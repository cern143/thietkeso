==> flow/design.v <==
`default_nettype none
module async_reg(clk, ena, rst, d, q);
parameter N = 16;
input wire clk, ena, rst;
input wire [N-1:0] d;
output logic [N-1:0] q;
always_ff @(posedge clk, posedge rst) begin
  if (rst) begin
    q <= 0;
  end
  else begin
    if (ena) begin
      q <= d;
    end
  end
end
endmodule
`timescale 1ns / 100ps
`default_nettype none
module tapped_delay_block(b, x_in, x_out, y_in, y_out, clk, ena, rst);
parameter N = 16;
input  wire  signed [N-1:0] b;      
input  wire  signed [N-1:0] x_in;   
input  wire  signed [N-1:0] y_in;   
output logic signed [N-1:0] x_out;  
output logic signed [N-1:0] y_out;  
input  wire                 clk;
input  wire                 ena;
input  wire                 rst;
async_reg #(.N(N)) REGISTER(   
    .clk(clk),
    .ena(ena),
    .rst(rst),
    .d(x_in),
    .q(x_out)
);
always_comb begin : output_logic
    y_out = (x_in * b) + y_in;   
end
endmodule
`default_nettype wire  
Step by step through the tools: tapped_delay_block
The steps from the RTL of tapped_delay_block to its reports follow in flow order.
Line numbers count from 1 in the design file above.
Operators carry their Yosys type and port widths (W data, S select, Z words).
Library cell names are shortened.
{"block": "design", "design": "tapped_delay_block", "clk_port": "clk", "cell_library": "sky130hd", "lib_corner": "tt_025C_1v80"}

Elaborated design
Counts by Yosys on the flattened word-level netlist (proc, flatten, opt, wreduce; memories kept). Register bits leave out memories and registers merged into their read ports (data or address); mux counts leave out enables and synchronous resets folded into registers. Print and check cells are left out. Cells with the same type and inputs are merged into one.
{"block": "bits", "out_inout_bits": 32, "inputBits": 51, "register_bits": 16, "wordCells": 3}
{"block": "classes", "n_mul": 1, "n_addsub": 1}
{"block": "op_table", "op": "$mul A16 B16 Y16", "count": 1}
{"block": "op_table", "op": "$add A16 B16 Y16", "count": 1}

Depth
Yosys ltp: most cells in a row. Word level: on the elaborated netlist, between registers, memories and ports. Mapped: between sequential cells and ports; inverters and the memories' decode and read muxes count.
{"block": "depth", "ltp_word": 2, "abc_area": 0, "mapped_depth": 20, "depth_no_buf": 19}

Synthesis result
The flow's flattened synthesis, as Yosys stat reports it; memories are mapped. The netlist is that of the ABC_AREA named above (0 if unset); the other value can give another one.
Totals and module areas in this step are rounded.
{"block": "mapped", "buffers": 16, "ffs": 16, "seqArea_um2": 400, "yosys_area_um2": 5300, "cell_count": 592}
{"block": "types", "type": "fa_1", "count": 93}
{"block": "types", "type": "ha_1", "count": 66}
{"block": "types", "type": "inv_1", "count": 168}
{"block": "types", "type": "and2_1", "count": 83}
{"block": "types", "type": "dfrtp_1", "count": 16}
{"block": "types", "type": "xnor2_1", "count": 30}
{"block": "types", "type": "nand2_1", "count": 55}
{"block": "types", "type": "mux2_2", "count": 16}
{"block": "types", "type": "xor2_1", "count": 7}
{"block": "types", "type": "clkbuf_1", "count": 15}
{"block": "types", "type": "xnor3_1", "count": 2}
{"block": "types", "type": "xnor2_2", "count": 2}
{"block": "types", "type": "o21a_1", "count": 4}
{"block": "types", "type": "nor2_1", "count": 7}
{"block": "types", "type": "o21ai_0", "count": 5}
{"block": "types", "type": "nor2b_1", "count": 3}
{"block": "types", "type": "a21oi_1", "count": 3}
{"block": "types", "type": "and2_2", "count": 2}
Other cell types: 13; their cells: 15.
The figures by module come from a second, unflattened synthesis with its own total; it is not the netlist above.
{"block": "hier_totals", "hier_cells": 591, "hier_area_um2": 5400}
Rows give one instance, submodules left out.
{"block": "modules", "mod": "tapped_delay_block", "instances": 1, "cells": 556, "area_um2": 4700, "mod_seq_area_um2": 0.0}
{"block": "modules", "mod": "async_reg (N=16)", "instances": 1, "cells": 35, "area_um2": 650, "mod_seq_area_um2": 400}

Worst setup path after synthesis
OpenSTA on the mapped netlist: ideal clock, no wires. The path of least setup slack (recovery checks aside). Input and output delay are each 20% of the period. Register names are those of the netlist, which keeps one name where synthesis merged equal registers.
{"block": "synth_path", "path_type": "in2out", "startpoint": "input port b[1]", "endpoint": "output port y_out[14]", "stages": 19, "tclk_ps": 9700, "t_arrival_ps": 6632, "path_delay_ps": 4692, "slack_ps": 1128, "t_first_pin_ps": 1940, "synth_period_reached_ps": 8572}
"path_delay_ps" = arrival - input delay + setup time.
At an output port there is no setup time.
"stages" counts driving pins, that of a launching flip-flop among them; a cell with two outputs on the path counts twice.
"synth_period_reached_ps" = period - worst setup slack (recovery checks aside). The figure is calculated, with input and output delays left at 20% of the set period.
The rows between start and end are the longest chain of elaborated cells between them; the timing report does not say that the signal goes this way. Where chains are equally long, one stands for them.
A line is the first line of the expression or statement that the cell stems from. Yosys adds cells for indexed reads and writes and turns some case tables into memories.
{"block": "synth_via", "cell_sequence": "clkbuf_1 > and2_1 > fa_1 > inv_1 > fa_1 > inv_1 > fa_1 > inv_1 > fa_1 > inv_1 > fa_1 > inv_1 > fa_1 > inv_1 > ha_1 > and2_1 > o311ai_0 > a311oi_1 > xor2_1", "elab_chain_len": 2, "cells_between": 2, "lines_between": 1, "classes_between": "1 x add/sub; 1 x mul"}
{"block": "synth_rtl", "item": "start, declared", "line_no": 22, "rtl": "input  wire  signed [N-1:0] b;"}
{"block": "synth_rtl", "item": "$mul A16 B16 Y16", "line_no": 38, "rtl": "y_out = (x_in * b) + y_in;"}
{"block": "synth_rtl", "item": "$add A16 B16 Y16", "line_no": 38}
{"block": "synth_rtl", "item": "end, declared", "line_no": 26, "rtl": "output logic signed [N-1:0] y_out;"}

Timing after layout
Path of least setup slack in the final report of entry A (OpenROAD, finished layout, wires in). Where an end is a register, its clock arrival counts in the times.
The report prints the path's times to 10 ps; the period is as set.
{"block": "layout_path", "path_type": "in2out", "startpoint": "input port b[1]", "endpoint": "output port y_out[14]", "stages": 20, "t_first_pin_ps": 2540, "t_arrival_ps": 8730, "slack_ps": 1430, "tclk_ps": 12700}
The rows between start and end are the longest chain of elaborated cells between them; the timing report does not say that the signal goes this way. Where chains are equally long, one stands for them.
{"block": "layout_via", "cell_sequence": "clkdlybuf4s50_1 > and2_1 > fa_1 > inv_1 > fa_1 > inv_1 > fa_1 > inv_1 > fa_1 > inv_1 > fa_1 > inv_1 > fa_1 > inv_1 > ha_1 > and2_1 > o311ai_0 > a311oi_1 > xor2_1 > clkdlybuf4s50_1", "elab_chain_len": 2, "cells_between": 2, "lines_between": 1, "classes_between": "1 x add/sub; 1 x mul"}
{"block": "layout_rtl", "item": "start, declared", "line_no": 22, "rtl": "input  wire  signed [N-1:0] b;"}
{"block": "layout_rtl", "item": "$mul A16 B16 Y16", "line_no": 38, "rtl": "y_out = (x_in * b) + y_in;"}
{"block": "layout_rtl", "item": "$add A16 B16 Y16", "line_no": 38}
{"block": "layout_rtl", "item": "end, declared", "line_no": 26, "rtl": "output logic signed [N-1:0] y_out;"}

Memo
Re: implementation data of tapped_delay_block

Design tapped_delay_block on sky130hd. What follows are 2 stored runs of the flow, each under its own settings; their order means nothing. The constraints put input and output delay at 20% of the set period each and load the outputs with 0.01 pF.
"achievedPeriod_ps" is the run's clock period less its worst setup slack. It is reckoned from that one timing run; input and output delays stay at 20% of the period that was set.
"worst_path_allowed_less_slack_ps" is the time allowed to the run's worst setup path (the clock period less input and output delay, where it has them) less its slack. Clock arrival times count: a late capture clock shortens it, a late launch clock lengthens it.
"totalPower_w": no workload was simulated; the value follows from the tool's default switching activity.
"worst_path_allowed_less_slack_ps" is given in steps of 10 ps.
Measured values are rounded.

{"run": "entry A", "settings": { "period_ns": 12.7, "CORE_UTILIZATION": 33, "SETUP_SLACK_MARGIN": 0.88, "PLACE_DENSITY_LB_ADDON": 0.15, "CORE_ASPECT_RATIO": 1.84, "CORE_MARGIN": 10, "CELL_PAD_IN_SITES_GLOBAL_PLACEMENT": 2, "CTS_CLUSTER_SIZE": 32, "MIN_ROUTING_LAYER": "met2", "MAX_ROUTING_LAYER": "met4", "CAP_MARGIN": 20, "SLEW_MARGIN": 20 }, "results": { "synth_chip_area_um2": 5300, "die_area_um2": 22000, "layout_stdcell_area_um2": 6400, "finalUtil_pct": 41, "fin_ws_ps": 1400, "tns_setup_ps": 0, "fin_hold_ws_ps": 500, "totalPower_w": 0.0018, "achievedPeriod_ps": 11274, "worst_path_allowed_less_slack_ps": 6190, "worst_setup_path_type": "in2out" }}
{"run": "entry B", "settings": { "period_ns": 7.21, "CORE_UTILIZATION": 31, "SETUP_SLACK_MARGIN": 1.89, "PLACE_DENSITY": 0.59, "CORE_MARGIN": 6, "CELL_PAD_IN_SITES_DETAIL_PLACEMENT": 1, "GPL_ROUTABILITY_DRIVEN": 0, "CAP_MARGIN": 40, "SLEW_MARGIN": 30, "MAX_ROUTING_LAYER": "met5" }, "results": { "synth_chip_area_um2": 5300, "die_area_um2": 20000, "layout_stdcell_area_um2": 7700, "finalUtil_pct": 46, "fin_ws_ps": -470, "tns_setup_ps": -1900, "fin_hold_ws_ps": 510, "totalPower_w": 0.0039, "achievedPeriod_ps": 7679, "worst_path_allowed_less_slack_ps": 4790, "worst_setup_path_type": "in2out" }}
